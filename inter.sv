==> flow/design.v <==
module inter(
  clk,
  rst_n,
  in_valid_1,
  in_valid_2,
  data_in_1,
  data_in_2,
  ready_slave1,
  ready_slave2,
  valid_slave1,
  valid_slave2,
  addr_out,
  value_out,
  handshake_slave1,
  handshake_slave2
);
input clk, rst_n, in_valid_1, in_valid_2;
input [6:0] data_in_1, data_in_2; 
input ready_slave1, ready_slave2;
output logic valid_slave1, valid_slave2;
output logic [2:0] addr_out, value_out;
output logic handshake_slave1, handshake_slave2;
parameter [1:0] IDLE = 2'b000,
                MASTER1 = 2'b001,
                MASTER2 = 2'b010,
                HANDSHAKE = 2'b011;
logic in1, in2, in1_next, in2_next, vs1, vs1_next, vs2, vs2_next, rd1, rd2;
logic [1:0] state, next;
logic [6:0] store1, store1_next, store2, store2_next;
always_ff @(posedge clk, negedge rst_n) begin
    if(!rst_n) begin
        in1 <= 0;
        in2 <= 0;
        vs1 <= 0;
        vs2 <= 0;
        state <= IDLE;
        store1 <= 0;
        store2 <= 0;
    end
    else begin
        in1 <= in1_next;
        in2 <= in2_next;
        vs1 <= vs1_next;
        vs2 <= vs2_next;
        state <= next;
        store1 <= store1_next;
        store2 <= store2_next;
        rd1 <= ready_slave1;
        rd2 <= ready_slave2;
    end
end
always_comb begin : nextstate
    case(state)
    IDLE : begin
        if(in1) begin
            next = MASTER1;
        end
        else if(in2) begin
            next = MASTER2;
        end
        else begin
            next = IDLE;
        end
    end
    MASTER1 : begin
        if(store1[6] == 0 && vs1 && rd1) begin
            next = HANDSHAKE;
        end
        else if (store1[6] == 1 && vs2 && rd2) begin
            next = HANDSHAKE;
        end
        else begin
            next = MASTER1;
        end
    end
    MASTER2 : begin
        if(store2[6] == 0 && vs1 && rd1) begin
            next = HANDSHAKE;
        end
        else if (store2[6] == 1 && vs2 && rd2) begin
            next = HANDSHAKE;
        end
        else begin
            next = MASTER2;
        end
    end
    HANDSHAKE : begin
        if(in1) begin
            next = MASTER1;
        end
        else if(in2) begin
            next = MASTER2;
        end
        else begin
            next = IDLE;
        end
    end
    default : begin
        next = IDLE;
    end
    endcase
end : nextstate
always_comb begin : in1in2
    case(state)
    IDLE : begin
		if(in_valid_1 || in_valid_2) begin
			in1_next = in_valid_1;
        	in2_next = in_valid_2;
		end
		else begin
			in1_next = in1;
			in2_next = in2;
		end
    end
    MASTER1 : begin
		in2_next = in2;
        if(store1[6] == 0 && vs1 && rd1) begin
            in1_next = 0;
        end
        else if (store1[6] == 1 && vs2 && rd2) begin
            in1_next = 0;
        end
        else begin
            in1_next = in1;
        end
    end
    MASTER2 : begin
		in1_next = in1;
        if(store2[6] == 0 && vs1 && rd1) begin
            in2_next = 0;
        end
        else if (store2[6] == 1 && vs2 && rd2) begin
            in2_next = 0;
        end
        else begin
            in2_next = in2;
        end
    end
    HANDSHAKE : begin
        in1_next = in1;
        in2_next = in2;
    end
    default : begin
        in1_next = 0;
        in2_next = 0;
    end
    endcase
end : in1in2
always_comb begin : vsnext
    case(state)
    IDLE : begin
        if(in1) begin
            if(!store1[6]) begin
                vs1_next = 1;
                vs2_next = 0;
            end
            else begin
                vs1_next = 0;
                vs2_next = 1;
            end
        end
        else if(in2) begin
            if(!store2[6]) begin
                vs1_next = 1;
                vs2_next = 0;
            end
            else begin
                vs1_next = 0;
                vs2_next = 1;
            end
        end
        else begin
            vs1_next = 0;
            vs2_next = 0;
        end
    end
    MASTER1 : begin
        vs1_next = vs1;
        vs2_next = vs2;
    end
    MASTER2 : begin
        vs1_next = vs1;
        vs2_next = vs2;
    end
    HANDSHAKE : begin
        if(in1) begin
            if(!store1[6]) begin
                vs1_next = 1;
                vs2_next = 0;
            end
            else begin
                vs1_next = 0;
                vs2_next = 1;
            end
        end
        else if(in2) begin
            if(!store2[6]) begin
                vs1_next = 1;
                vs2_next = 0;
            end
            else begin
                vs1_next = 0;
                vs2_next = 1;
            end
        end
        else begin
            vs1_next = 0;
            vs2_next = 0;
        end
    end
    default : begin
        vs1_next = 0;
        vs2_next = 0;
    end
    endcase
end : vsnext
always_comb begin : storage
    case(state)
    IDLE : begin
		if(in_valid_1 || in_valid_2) begin
			store1_next = data_in_1;
			store2_next = data_in_2;
		end
		else begin
			store1_next = store1;
			store2_next = store2;
		end
    end
    MASTER1 : begin
        store1_next = store1;
        store2_next = store2;
    end
    MASTER2 : begin
        store1_next = store1;
        store2_next = store2;
    end
    HANDSHAKE : begin
        store1_next = store1;
        store2_next = store2;
    end
    default : begin
        store1_next = 0;
        store2_next = 0;
    end
    endcase
end : storage
assign valid_slave1 = vs1;
assign valid_slave2 = vs2;
always_comb begin : hs
    if(state == HANDSHAKE) begin
        if(vs1) begin
            handshake_slave1 = 1;
            handshake_slave2 = 0;
        end
        else if(vs2) begin
            handshake_slave1 = 0;
            handshake_slave2 = 1;
        end
        else begin
            handshake_slave1 = 0;
            handshake_slave2 = 0;
        end
    end
    else begin
        handshake_slave1 = 0;
        handshake_slave2 = 0;
    end
end : hs
always_comb begin 
    case(state)
	IDLE : begin
		addr_out = 0;
        value_out = 0;
	end
	MASTER1 : begin
		addr_out = store1[5:3];
        value_out = store1[2:0];
	end
	MASTER2 : begin
		addr_out = store2[5:3];
        value_out = store2[2:0];
	end
	HANDSHAKE : begin
		if(vs1) begin
			addr_out = store1[5:3];
        	value_out = store1[2:0];
		end
		else if (vs2) begin
			addr_out = store2[5:3];
        	value_out = store2[2:0];
		end
		else begin
			addr_out = 0;
        	value_out = 0;
		end
	end
	default : begin
		addr_out = 0;
        value_out = 0;
	end
    endcase
end 
endmodule
Step by step through the tools: inter --
What the tools print for inter, step after step. Line numbers count from 1 in the design file above. Library cell names are shortened. A cell with -- has no value.
Inputs: top inter, clock clk, library sky130hd, timing corner tt_025C_1v80

Word level --
Source: Yosys, flattened and elaborated, memories not mapped. Widths are those after wreduce. Registers that Yosys merges into a memory's read port (data or address) are not register bits. Print and check cells do not count. Equal cells are merged and count once.
Operators by class: eq/ne operators 6, mux-type cells 40, bitwise operators 5, reduce/logical cells 18
Operator list (number):
- 7-bit two-way mux | 4
- 3-bit case mux with 4-bit select | 2
- 1-bit two-way mux | 23
- 3-bit two-way mux | 4
- 1-bit logical AND | 8
- 2-bit OR reduction | 4
- 2-bit two-way mux | 4
- 3-bit != test (second input constant) | 2
- 3-bit AND reduction | 2
- 2-bit case mux with 3-bit select | 1
- 1-bit inverter | 5
- 2-bit equality test (second input constant) | 2
- 1-bit case mux with 2-bit select | 2
- 3-bit OR reduction | 1
- 2-bit by 1-bit equality test with 1-bit output (second input constant) | 1
- 2-bit != test (second input constant) | 1
- 2-bit logical NOT | 1
- 2-bit AND reduction | 1
- 1-bit logical OR | 1
Word-level totals: register bits after elaboration 22, input bits 20, output and inout port bits 10

Logic depth --
Depth = most cells in a row (Yosys ltp): at word level without a register or memory, in the mapped netlist without a sequential cell, where the memories' decode and read muxes count.
Logic depth: depth in word-level cells 5, ABC_AREA 0, mapped depth 5, depth with buffers taken out 4

Mapped cells and area --
The flow's flattened synthesis, as Yosys stat reports it; memories are mapped. The netlist is that of the ABC_AREA named above (0 if unset); the other value can give another one. Totals and module areas in this step are rounded.
Cells by type (number):
- dfrtp_1 | 21
- mux2_4 | 10
- a22o_2 | 6
- edfxtp_1 | 2
- mux2_2 | 4
- a22o_1 | 3
- dfstp_2 | 1
- nand2_1 | 7
- nor2_1 | 7
- nand3b_1 | 3
- o21ai_0 | 4
- nor3_4 | 1
- o211ai_1 | 2
- or2_2 | 2
- buf_6 | 1
- nand2_4 | 1
- a21oi_1 | 2
- buf_2 | 2
Not listed: further types 5, cells in them 6.
Mapped netlist: cell count 85, mapped area 0.00111 mm², area of sequential cells 0.000612 mm², flip-flops 24, buffers 3

Worst setup path after synthesis --
Source: OpenSTA report_checks on the synthesized netlist (no wires, ideal clock, input and output delay 20% of the period each), path of least setup slack; recovery checks are left aside. Register names are those of the netlist, which keeps one name where synthesis merged equal registers.
Timing path post-synthesis: path kind reg2out, from register vs1, to output port addr_out[0], clock period 1970 ps, arrival 1285 ps, slack 291 ps, path delay 1285 ps, stages 5, buffers on the path 1, period reached after synthesis 1679 ps
"path delay" = arrival - input delay + setup time. A path that ends at an output port has no setup time. "stages": output pins that drive a net of the path, with the launching flip-flop's if there is one; two outputs of one cell count as two. "period reached after synthesis" is the clock period less the worst setup slack; recovery checks do not enter. This is arithmetic on one report: input and output delays are still those of the set period (20% each). The rows between start and end are the longest chain of elaborated cells between them; the timing report does not say that the signal goes this way. Where chains are equally long, one stands for them. A line is the first line of the expression or statement that the cell stems from. Yosys adds cells for indexed reads and writes and turns some case tables into memories.
On the way, post-synthesis: path through dfrtp_1 -> and2_2 -> or2_2 -> buf_2 -> a22o_2, length of the longest elaborated chain 2
RTL lines, path post-synthesis:
- from (decl) | line 27 | logic in1, in2, in1_next, in2_next, vs1, vs1_next, vs2, vs2_next, rd1, rd2;
- from (assign) | line 34 | vs1 <= 0;
- from (assign) | line 43 | vs1 <= vs1_next;
- 3-bit two-way mux | line 284 | if(vs1) begin
- 3-bit case mux with 4-bit select | line 270 | case(state)
- to (decl) | line 21 | output logic [2:0] addr_out, value_out;

Path in the finished layout --
From the final timing report of run A: the path of least setup slack in the routed layout; clock arrival at registers is part of the times. The path's times are printed in steps of 10 ps; the period is the one set.
Timing path post-layout: path kind reg2out, from register state, to output port addr_out[1], clock period 1340 ps, arrival 1450 ps, slack -380 ps, stages 5, buffers on the path 1
An end named without its bit number is one bit of that signal or, where synthesis recoded a state register, one of its new flip-flops. The rows between start and end are the longest chain of elaborated cells between them; the timing report does not say that the signal goes this way. Where chains are equally long, one stands for them.
On the way, post-layout: path through dfrtp_1 -> and2_4 -> or2_4 -> a22o_4 -> buf_6, length of the longest elaborated chain 2
RTL lines, path post-layout:
- from (decl) | line 28 | logic [1:0] state, next;
- from (assign) | line 36 | state <= IDLE;
- from (assign) | line 45 | state <= next;
- 2-bit equality test | line 270 | case(state)
- 3-bit case mux with 4-bit select | line 270
- to (decl) | line 21 | output logic [2:0] addr_out, value_out;

## Implementation results

Module inter, platform sky130hd: 2 stored runs of the flow (Yosys, OpenROAD) with differing settings, in no particular order. Input and output delays are each 20% of the period that was set; the output load is 0.01 pF.
"achieved clock period": clock period set for the run, less the worst setup slack. It is reckoned from that one timing run; input and output delays stay at 20% of the period that was set.
"worst setup path time" is the time allowed to the run's worst setup path (the clock period less input and output delay, where it has them) less its slack. Clock arrival times count: a late capture clock shortens it, a late launch clock lengthens it.
By "power" is meant OpenSTA's value without simulated activity: inputs other than the clock are taken to toggle once in ten clock periods, and the tool carries that through the logic.
"worst setup path time" is given in steps of 10 ps.
The measured numbers are rounded.
[run A] settings: period_ns=1.34, CORE_UTILIZATION=25, SETUP_SLACK_MARGIN=0.12, PLACE_DENSITY=0.91, CORE_MARGIN=4, TNS_END_PERCENT=5, CTS_CLUSTER_SIZE=15, SLEW_MARGIN=5, MIN_ROUTING_LAYER=met2, CAP_MARGIN=20
[run A] result: chip area after synthesis (Yosys) 0.00111 mm², die area 0.00557 mm², standard-cell area of the final layout 0.00169 mm², utilization 40.9%, worst setup slack after layout -383 ps, total negative slack -3190 ps, power 1510 µW, achieved clock period 1723 ps, worst setup path time 1450 ps, worst setup path kind reg2out
[run B] settings: period_ns=1.63, CORE_UTILIZATION=44, PLACE_DENSITY_LB_ADDON=0.24, HOLD_SLACK_MARGIN=0.04, CELL_PAD_IN_SITES_DETAIL_PLACEMENT=1, TNS_END_PERCENT=80, ABC_AREA=1, SLEW_MARGIN=0, CAP_MARGIN=20, CORE_MARGIN=2
[run B] result: chip area after synthesis (Yosys) 0.00117 mm², die area 0.0031 mm², standard-cell area of the final layout 0.00165 mm², utilization 66.2%, worst setup slack after layout -209 ps, total negative slack -1070 ps, power 1070 µW, achieved clock period 1839 ps, worst setup path time 1510 ps, worst setup path kind reg2out
